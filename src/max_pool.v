==> flow/design.v <==
`timescale 1ns / 1ps
module max_pool(
    input wire clk,
    input wire rst,
    input wire start,
    output reg [9:0] rd_addr, 
    input wire [7:0] rd_data, 
    output reg [7:0] data_out,
    output reg valid_out,
    output reg done
);
    parameter IN_DIM = 26;
    parameter OUT_DIM = 13;
    localparam IDLE=0, READ_0=1, WAIT_1=2, READ_1=3, WAIT_2=4, READ_2=5, WAIT_3=6, READ_3=7, SAVE_LAST=8, FIND_MAX=9, OUTPUT=10, NEXT=11, FINISH=12;
    reg [3:0] state;
    reg [4:0] row, col; 
    reg [7:0] val0, val1, val2, val3; 
    reg [7:0] max_val;
    always @(posedge clk) begin
        if (rst) begin
            state <= IDLE;
            row <= 0; col <= 0;
            valid_out <= 0; done <= 0;
            rd_addr <= 0; val0<=0; val1<=0; val2<=0; val3<=0; max_val<=0;
        end else begin
            case(state)
                IDLE: begin
                    done <= 0; valid_out <= 0;
                    if (start) begin
                        row <= 0; col <= 0; 
                        state <= READ_0;
                    end
                end
                READ_0: begin
                    rd_addr <= (row * 2) * IN_DIM + (col * 2);
                    state <= WAIT_1; 
                end
                WAIT_1: state <= READ_1; 
                READ_1: begin
                    val0 <= rd_data; 
                    rd_addr <= (row * 2) * IN_DIM + (col * 2 + 1);
                    state <= WAIT_2;
                end
                WAIT_2: state <= READ_2;
                READ_2: begin
                    val1 <= rd_data; 
                    rd_addr <= (row * 2 + 1) * IN_DIM + (col * 2);
                    state <= WAIT_3;
                end
                WAIT_3: state <= READ_3;
                READ_3: begin
                    val2 <= rd_data; 
                    rd_addr <= (row * 2 + 1) * IN_DIM + (col * 2 + 1);
                    state <= SAVE_LAST;
                end
                SAVE_LAST: begin
                    val3 <= rd_data; 
                    state <= FIND_MAX;
                end
                FIND_MAX: begin
                    if (val0 >= val1 && val0 >= val2 && val0 >= val3) max_val <= val0;
                    else if (val1 >= val0 && val1 >= val2 && val1 >= val3) max_val <= val1;
                    else if (val2 >= val0 && val2 >= val1 && val2 >= val3) max_val <= val2;
                    else max_val <= val3;
                    state <= OUTPUT;
                end
                OUTPUT: begin
                    data_out <= max_val; 
                    valid_out <= 1;
                    state <= NEXT;
                end
                NEXT: begin
                    valid_out <= 0;
                    if (col == OUT_DIM - 1) begin
                        col <= 0;
                        if (row == OUT_DIM - 1) begin
                            state <= FINISH;
                        end else begin
                            row <= row + 1;
                            state <= READ_0;
                        end
                    end else begin
                        col <= col + 1;
                        state <= READ_0;
                    end
                end
                FINISH: begin
                    done <= 1;
                    if (!start) state <= IDLE;
                end
            endcase
        end
    end
endmodule
Step by step through the tools: max_pool
The steps from the RTL of max_pool to its reports follow in flow order.
Line numbers count from 1 in the design file above.
Operators: Yosys type, input widths -> output width; for muxes data width and select width s.
Cell names lack the library's common part.
A cell with -- has no value.

design
  design top = max_pool
  clock input = clk
  standard-cell library = sky130hd
  corner = tt_025C_1v80

Word level
Counts by Yosys on the flattened word-level netlist (proc, flatten, opt, wreduce; memories kept). Register bits leave out memories and registers merged into their read ports (data or address). Print and check cells are left out.

word-level totals
  register bits = 74
  input bits = 11
  cells after elaboration = 84

cells by class
  add/sub/neg operators = 8
  $mul = 2
  magnitude comparators = 9
  eq/ne operators = 18
  muxes and demuxes = 17
  bitwise gates (word level) = 1
  reductions and logical operators = 17

operator list
  operator             count
  $ge 8x8->1           9
  $pmux 4 s13          1
  $pmux 10 s4          1
  $mul 7x4->9 const B  1
  $mul 5x4->8 const B  1
  $mux 8               3
  $add 10x6->10        2
  $eq 4x4->1 const B   5
  $pmux 5 s2           2
  $mux 5               4
  $eq 4x3->1 const B   4
  $mux 4               4
  $add 6x1->7 const B  2
  $reduce_bool 13->1   1
  $add 10x10->10       1
  $add 10x7->10        1
  $add 5x1->5 const B  2
  $eq 5x4->1 const B   2
  $ne 2x2->1 const B   4
  $eq 4x2->1 const B   2
  $logic_and 1x1->1    6
  $reduce_bool 2->1    3
  $reduce_and 2->1     2
  $eq 4x1->1 const B   1
  $logic_not 4->1      1
  $reduce_and 4->1     1
  $reduce_bool 4->1    1
  $pmux 1 s2           2

Not listed: further kinds 3, cells in them 3.

Logic depth
Depth = most cells in a row (Yosys ltp): at word level without a register or memory, in the mapped netlist without a sequential cell, where the memories' decode and read muxes count.

depth
  word-level depth = 6
  ABC_AREA = 0
  depth in mapped cells = 13
  mapped depth without buffers = 13

Netlist
Source: synth_stat.txt of the flow (Yosys; design flattened, memories mapped). It holds for the ABC_AREA given above (unset counts as 0); a run with the other value may have another netlist.
The area totals of this step are shown rounded.

cells by type
  cell type  count  area in all (um^2)
  dfxtp_1    75     1501.44
  ha_1       74     925.888
  mux2i_1    34     340.326
  nor2_1     65     243.984
  edfxtp_1   8      240.23
  inv_1      42     157.651
  nor2b_1    25     156.4
  xnor2_1    17     148.893
  a21oi_1    28     140.134
  nand2_1    35     131.376
  fa_1       5      100.096
  o21ai_0    18     90.086
  xor2_1     10     87.584
  a31oi_1    12     75.072
  o2bb2ai_1  8      70.067
  o221a_2    6      67.565
  nand3_1    13     65.062
  nand4_1    10     62.56

Not listed: further types 46, cells in them 117.

synthesis totals
  mapped cells = 602
  cell area after synthesis = 0.00543 mm^2
  sequential part of the area = 0.00174 mm^2
  mapped flip-flops = 83
  buffers = 22

Worst setup path after synthesis
Path of least setup slack by OpenSTA after synthesis, without wires, with an ideal clock, recovery checks aside; 20% of the period is set as input and as output delay. Where synthesis merged equal registers, the netlist keeps one of their names.

path after synthesis
  kind = reg2reg
  start point = reg row[0]
  end point = reg rd_addr[9]
  period = 5070 ps
  setup time = 75 ps
  data arrival time = 2995 ps
  required time = 4995 ps
  slack = 2000 ps
  path delay = 3070 ps
  driving pins on the path = 14
  buffers on the path = 0
  period reached after synthesis = 3070 ps

"path delay" = arrival - input delay + setup time.
"driving pins on the path" counts driving pins, that of a launching flip-flop among them; a cell with two outputs on the path counts twice.
"period reached after synthesis" is the clock period less the worst setup slack; recovery checks do not enter. This is arithmetic on one report: input and output delays are still those of the set period (20% each).
The rows between start and end are the longest chain of elaborated cells between them; the timing report does not say that the signal goes this way. Where chains are equally long, one stands for them.
A line is the first line of the expression or statement that the cell stems from. Yosys adds cells for indexed reads and writes and turns some case tables into memories.
A register here has more assigning lines than the two given.

on the way, after synthesis
  cells stage by stage = dfxtp_1 inv_1 ha_1 xnor2_1 xnor2_1 fa_1 ha_1 nand2_1 o21ai_0 nand2_1 nor4_1 xnor2_1 nand2_1 a31oi_1
  length of the longest elaborated chain = 4
  elaborated cells on any way between the ends = 8
  those cells by class = add/sub (5); mul (2); mux (1)

ends and longest elaborated chain, after synthesis
  element             line  source
  start: declaration  16    reg [4:0] row, col;
  start: assignment   22    row <= 0; col <= 0;
  start: assignment   79    row <= row + 1;
  $add 6x1->7         53    rd_addr <= (row * 2 + 1) * IN_DIM + (col * 2 + 1);
  $mul 7x4->9         53
  $add 10x7->10       53
  $pmux 10 s4         26    case(state)
  end: assignment     35    rd_addr <= (row * 2) * IN_DIM + (col * 2);
  end: assignment     41    rd_addr <= (row * 2) * IN_DIM + (col * 2 + 1);
  end: declaration    6     output reg [9:0] rd_addr,

Path in the finished layout
From the final timing report of entry A: the path of least setup slack in the routed layout; clock arrival at registers is part of the times.
The report prints the path's times to 10 ps; the period is as set.

path after layout
  kind = reg2reg
  start point = reg row[0]
  end point = reg rd_addr[6]
  period = 2080 ps
  setup time = 140 ps
  data arrival time = 3390 ps
  required time = 2320 ps
  slack = -1070 ps
  driving pins on the path = 12
  buffers on the path = 0

The rows between start and end are the longest chain of elaborated cells between them; the timing report does not say that the signal goes this way. Where chains are equally long, one stands for them.
A register here has more assigning lines than the two given.

on the way, after layout
  cells stage by stage = dfxtp_4 inv_4 ha_4 xnor2_4 xnor2_2 fa_2 ha_4 a21oi_2 nor2b_4 xnor2_1 a221oi_2 nor3_2
  length of the longest elaborated chain = 4
  elaborated cells on any way between the ends = 8
  those cells by class = add/sub (5); mul (2); mux (1)

ends and longest elaborated chain, after layout
  element             line  source
  start: declaration  16    reg [4:0] row, col;
  start: assignment   22    row <= 0; col <= 0;
  start: assignment   79    row <= row + 1;
  $add 6x1->7         53    rd_addr <= (row * 2 + 1) * IN_DIM + (col * 2 + 1);
  $mul 7x4->9         53
  $add 10x7->10       53
  $pmux 10 s4         26    case(state)
  end: assignment     35    rd_addr <= (row * 2) * IN_DIM + (col * 2);
  end: assignment     41    rd_addr <= (row * 2) * IN_DIM + (col * 2 + 1);
  end: declaration    6     output reg [9:0] rd_addr,

Subject: flow runs of max_pool

Hi,

2 stored runs of max_pool in the flow (synthesis by Yosys, layout by OpenROAD, sky130hd cells), in arbitrary order. Constraints: input delay and output delay 20% of the set period each, output load 0.01 pF.
"period reached" means the clock period less the worst setup slack. The figure is calculated, with input and output delays left at 20% of the set period.
"critical setup path time": the worst setup path's part of the clock period (all of it between registers, 20% less for each end at a port) less its slack. A launch clock that arrives late makes it longer, a capture clock that arrives late makes it shorter.
By "total power of the final layout" is meant OpenSTA's value without simulated activity: inputs other than the clock are taken to toggle once in ten clock periods, and the tool carries that through the logic.
"critical setup path time" is given in steps of 10 ps.
Measured values are rounded.
A setting shown as -- is not set for that run.

name                                    entry A  entry B
period_ns                               2.08     3.12
CORE_UTILIZATION                        30       19
PLACE_DENSITY_LB_ADDON                  0.25     --
CELL_PAD_IN_SITES_DETAIL_PLACEMENT      2        --
CTS_CLUSTER_SIZE                        23       --
CAP_MARGIN                              30       20
MIN_ROUTING_LAYER                       met2     --
CORE_MARGIN                             2        2
SLEW_MARGIN                             20       20
smallest hold slack (ps)                403      439
die footprint (mm^2)                    0.0192   0.0299
period reached (ps)                     3150     2991
critical setup path time (ps)           3150     2990
worst path kind                         reg2reg  reg2reg
setup slack of the worst path (ps)      -1070    129
post-route utilization (%)              42.8     23.5
post-synthesis cell area (mm^2)         0.00543  0.00543
total power of the final layout (mW)    3.85     2.38
summed negative setup slack (ps)        -10100   0
standard-cell area after layout (mm^2)  0.00764  0.00658

Regards
