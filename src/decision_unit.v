==> flow/design.v <==
`timescale 1ns / 1ps
module decision_unit(
    input wire clk,
    input wire rst,
    input wire start,
    output reg [9:0] rd_addr,  
    input wire [7:0] rd_data,  
    output reg [3:0] category_out, 
    output reg done
);
    localparam IDLE     = 0, 
               READ_REQ = 1, 
               WAIT_MEM = 2, 
               COMPARE  = 3, 
               FINISH   = 4;
    reg [2:0] state;
    reg [3:0] counter;       
    reg [7:0] max_val;       
    reg [3:0] max_idx;       
    always @(posedge clk) begin
        if (rst) begin
            state <= IDLE;
            done <= 0;
            max_val <= 0;
            max_idx <= 0;
            counter <= 0;
            category_out <= 0;
            rd_addr <= 0;
        end else begin
            case(state)
                IDLE: begin
                    done <= 0;
                    if (start) begin
                        counter <= 0;
                        max_val <= 0;  
                        max_idx <= 0;
                        state <= READ_REQ;
                    end
                end
                READ_REQ: begin
                    rd_addr <= counter;
                    state <= WAIT_MEM;
                end
                WAIT_MEM: begin
                    state <= COMPARE;
                end
                COMPARE: begin
                    if (counter == 0 || rd_data > max_val) begin
                        max_val <= rd_data;  
                        max_idx <= counter;  
                    end
                    if (counter == 9) begin
                        state <= FINISH;
                    end else begin
                        counter <= counter + 1;  
                        state <= READ_REQ;
                    end
                end
                FINISH: begin
                    category_out <= max_idx;  
                    done <= 1;
                    if (!start) state <= IDLE;
                end
            endcase
        end
    end
endmodule
* Step by step through the tools: decision_unit
The steps from the RTL of decision_unit to its reports follow in flow order.
Line numbers count from 1 in the design file above.
Operators carry their Yosys type and port widths (W data, S select, Z words).
Library cell names are shortened.
The mark -- stands for no value.
- Design top :: decision_unit
- Clock port :: clk
- Cell library :: sky130hd
- Timing corner :: tt_025C_1v80

* Word-level counts
Source: Yosys, flattened and elaborated, memories not mapped. Widths are those after wreduce. Registers that Yosys merges into a memory's read port (data or address) are not register bits. Print and check cells do not count. Equal cells are merged and count once.
- Input port bits :: 11
- Output and inout bits :: 15
- Register bits :: 28
- Cells after elaboration :: 40
- Muxes and demuxes :: 13
- Equal/unequal tests :: 9
- Magnitude comparators :: 1
- Reductions and logical operators :: 9
- Add/sub/neg operators :: 1
** Operators with widths (count)
- $pmux W8 S2 :: 1
- $pmux W4 S2 :: 2
- $mux W8 :: 2
- $pmux W3 S5 :: 1
- $mux W4 :: 3
- $reduce_and A3 Y1 :: 3
- $mux W3 :: 3
- $ne A2 B2 Y1 const B :: 4
- $gt A8 B8 Y1 :: 1
- $eq A3 B2 Y1 const B :: 2
- $reduce_bool A5 Y1 :: 1
- $reduce_bool A2 Y1 :: 2
- $add A4 B1 Y4 const B :: 1
- $eq A4 B4 Y1 const B :: 1
- $logic_not A4 Y1 :: 1
- $eq A3 B1 Y1 const B :: 1
- $eq A3 B3 Y1 const B :: 1
- $logic_not A3 Y1 :: 1
- $pmux W1 S2 :: 1
- $logic_or A1 B1 Y1 :: 1

* Logic depth
Depth = most cells in a row (Yosys ltp): at word level without a register or memory, in the mapped netlist without a sequential cell, where the memories' decode and read muxes count.
- Depth in word-level cells :: 4
- ABC_AREA :: 0
- Gate-level depth with buffers :: 8
- Depth with buffers taken out :: 7

* Synthesis result
The flow's flattened synthesis, as Yosys stat reports it; memories are mapped. The netlist is that of the ABC_AREA named above (0 if unset); the other value can give another one.
** Cells by type
- dfxtp_1 :: count 30, area in all 600.576 um^2
- mux2i_1 :: count 21, area in all 210.202 um^2
- ha_1 :: count 11, area in all 137.632 um^2
- nand3b_1 :: count 12, area in all 90.086 um^2
- nand2b_1 :: count 14, area in all 87.584 um^2
- nor2_1 :: count 14, area in all 52.55 um^2
- inv_1 :: count 13, area in all 48.797 um^2
- buf_4 :: count 6, area in all 45.043 um^2
- a21oi_1 :: count 6, area in all 30.029 um^2
- a311oi_4 :: count 1, area in all 26.275 um^2
- clkbuf_1 :: count 7, area in all 26.275 um^2
- nand4_1 :: count 3, area in all 18.768 um^2
- nor2b_1 :: count 3, area in all 18.768 um^2
- buf_8 :: count 1, area in all 15.014 um^2
- o21bai_1 :: count 2, area in all 15.014 um^2
- clkbuf_8 :: count 1, area in all 13.763 um^2
- o31ai_2 :: count 1, area in all 12.512 um^2
- nand2_1 :: count 3, area in all 11.261 um^2
Not listed: further types 12, cells in them 13.
- Buffers :: 15
- Synthesis area :: 1547.7 um^2
- Area of sequential cells :: 600.6 um^2
- Standard cells after synthesis :: 162
- Flip-flops :: 30

* Worst setup path after synthesis
Source: OpenSTA report_checks on the synthesized netlist (no wires, ideal clock, input and output delay 20% of the period each), path of least setup slack; recovery checks are left aside. Register names are those of the netlist, which keeps one name where synthesis merged equal registers.
- Kind :: input-to-reg
- Start point :: in rd_data[1]
- End point :: reg max_idx[0]
- Buffers on the path :: 1
- Setup slack :: 0.219 ns
- Stages :: 7
- Data required time :: 1.908 ns
- Delay of the path :: 1.365 ns
- Time at the first pin :: 0.396 ns
- Arrival :: 1.689 ns
- Clock period :: 1.98 ns
- Input delay :: 0.396 ns
- Setup time :: 0.072 ns
- Synthesis period reached :: 1.761 ns
"delay of the path" is the arrival time less input delay plus setup time.
"stages" counts driving pins, that of a launching flip-flop among them; a cell with two outputs on the path counts twice.
"synthesis period reached" is the clock period less the worst setup slack; recovery checks do not enter. This is arithmetic on one report: input and output delays are still those of the set period (20% each).
The rows between start and end are the longest chain of elaborated cells between them; the timing report does not say that the signal goes this way. Where chains are equally long, one stands for them.
Each line given opens the expression or statement behind the cell; cells for indexed reads and writes are added by Yosys, which also makes memories of some case tables.
At most two assigning lines are given for a register; there are more.
- Cells stage by stage :: ha_1 nor2b_1 o211ai_1 a21o_1 a311oi_4 buf_8 mux2i_1
- Cells in the longest elaborated chain :: 4
- Elaborated cells on any way between the ends :: 6
- RTL lines with such cells :: 2
- Classes of those cells :: 1 x compare; 1 x eq/ne; 2 x mux; 2 x reduce/logical
** Ends and longest elaborated chain, after synthesis
- start: declaration :: RTL line 7 : input wire [7:0] rd_data,
- $gt A8 B8 Y1 :: RTL line 48 : if (counter == 0 || rd_data > max_val) begin
- $logic_or A1 B1 Y1 :: RTL line 48
- $mux W4 :: RTL line 48
- $pmux W4 S2 :: RTL line 30 : case(state)
- end: assignment :: RTL line 25 : max_idx <= 0;
- end: assignment :: RTL line 50 : max_idx <= counter;
- end: declaration :: RTL line 19 : reg [3:0] max_idx;

* Worst path after layout
Path of least setup slack in the final report of job 1 (OpenROAD, finished layout, wires in). Where an end is a register, its clock arrival counts in the times.
- Kind :: reg-to-reg
- Start point :: reg max_val[1]
- End point :: reg max_val[5]
- Setup time :: 0.07 ns
- Time at the first pin :: 0.27 ns
- Arrival :: 2.00 ns
- Setup slack :: 0.06 ns
- Clock period :: 1.86 ns
- Data required time :: 2.06 ns
- Buffers on the path :: 1
- Stages :: 9
The rows between start and end are the longest chain of elaborated cells between them; the timing report does not say that the signal goes this way. Where chains are equally long, one stands for them.
At most two assigning lines are given for a register; there are more.
- Cells stage by stage :: dfxtp_2 inv_2 ha_4 nor2b_4 o211ai_1 a21o_1 a311oi_4 buf_6 mux2i_1
- Cells in the longest elaborated chain :: 4
- Elaborated cells on any way between the ends :: 6
- RTL lines with such cells :: 2
- Classes of those cells :: 1 x compare; 1 x eq/ne; 2 x mux; 2 x reduce/logical
** Ends and longest elaborated chain, after layout
- start: declaration :: RTL line 18 : reg [7:0] max_val;
- start: assignment :: RTL line 24 : max_val <= 0;
- start: assignment :: RTL line 49 : max_val <= rd_data;
- $gt A8 B8 Y1 :: RTL line 48 : if (counter == 0 || rd_data > max_val) begin
- $logic_or A1 B1 Y1 :: RTL line 48
- $mux W8 :: RTL line 48
- $pmux W8 S2 :: RTL line 30 : case(state)
- end: assignment :: RTL line 35 : max_val <= 0;
- end: assignment :: RTL line 49
- end: declaration :: RTL line 18

Subject: decision_unit on sky130hd, stored results

Hello all,

Settings and measured results of 2 stored flow runs for module decision_unit (sky130hd), not sorted in any way. The constraints put input and output delay at 20% of the set period each and load the outputs with 0.01 pF.
"power" is the tool's figure for a default switching activity; nothing was simulated.

** Job 1
- Settings :: period_ns=1.86; CORE_UTILIZATION=16; SETUP_SLACK_MARGIN=0.55; PLACE_DENSITY_LB_ADDON=0.29; CORE_MARGIN=2; TNS_END_PERCENT=20; GPL_ROUTABILITY_DRIVEN=0; SLEW_MARGIN=10; MAX_ROUTING_LAYER=met5; CAP_MARGIN=20
- Power :: 0.00129 W
- Worst slack on setup checks :: 0.062 ns
- Worst-case hold slack :: 0.445 ns
- Final utilization :: 0.225
- Die size :: 10,476.5 um^2
- Mapped cell area after synthesis :: 1,547.7 um^2

** Job 2
- Settings :: period_ns=2.61; CORE_UTILIZATION=63; SETUP_SLACK_MARGIN=-0.06; PLACE_DENSITY_LB_ADDON=0.26; CELL_PAD_IN_SITES_GLOBAL_PLACEMENT=0; ABC_AREA=0; GPL_TIMING_DRIVEN=1; GPL_ROUTABILITY_DRIVEN=0; CAP_MARGIN=20; MIN_ROUTING_LAYER=met2; MAX_ROUTING_LAYER=met5; CORE_MARGIN=2; SLEW_MARGIN=20
- Worst slack on setup checks :: 0.528 ns
- Mapped cell area after synthesis :: 1,547.7 um^2
- Worst-case hold slack :: 0.453 ns
- Final utilization :: 0.784
- Die size :: 2,869.2 um^2
- Power :: 0.0008512 W

Thanks
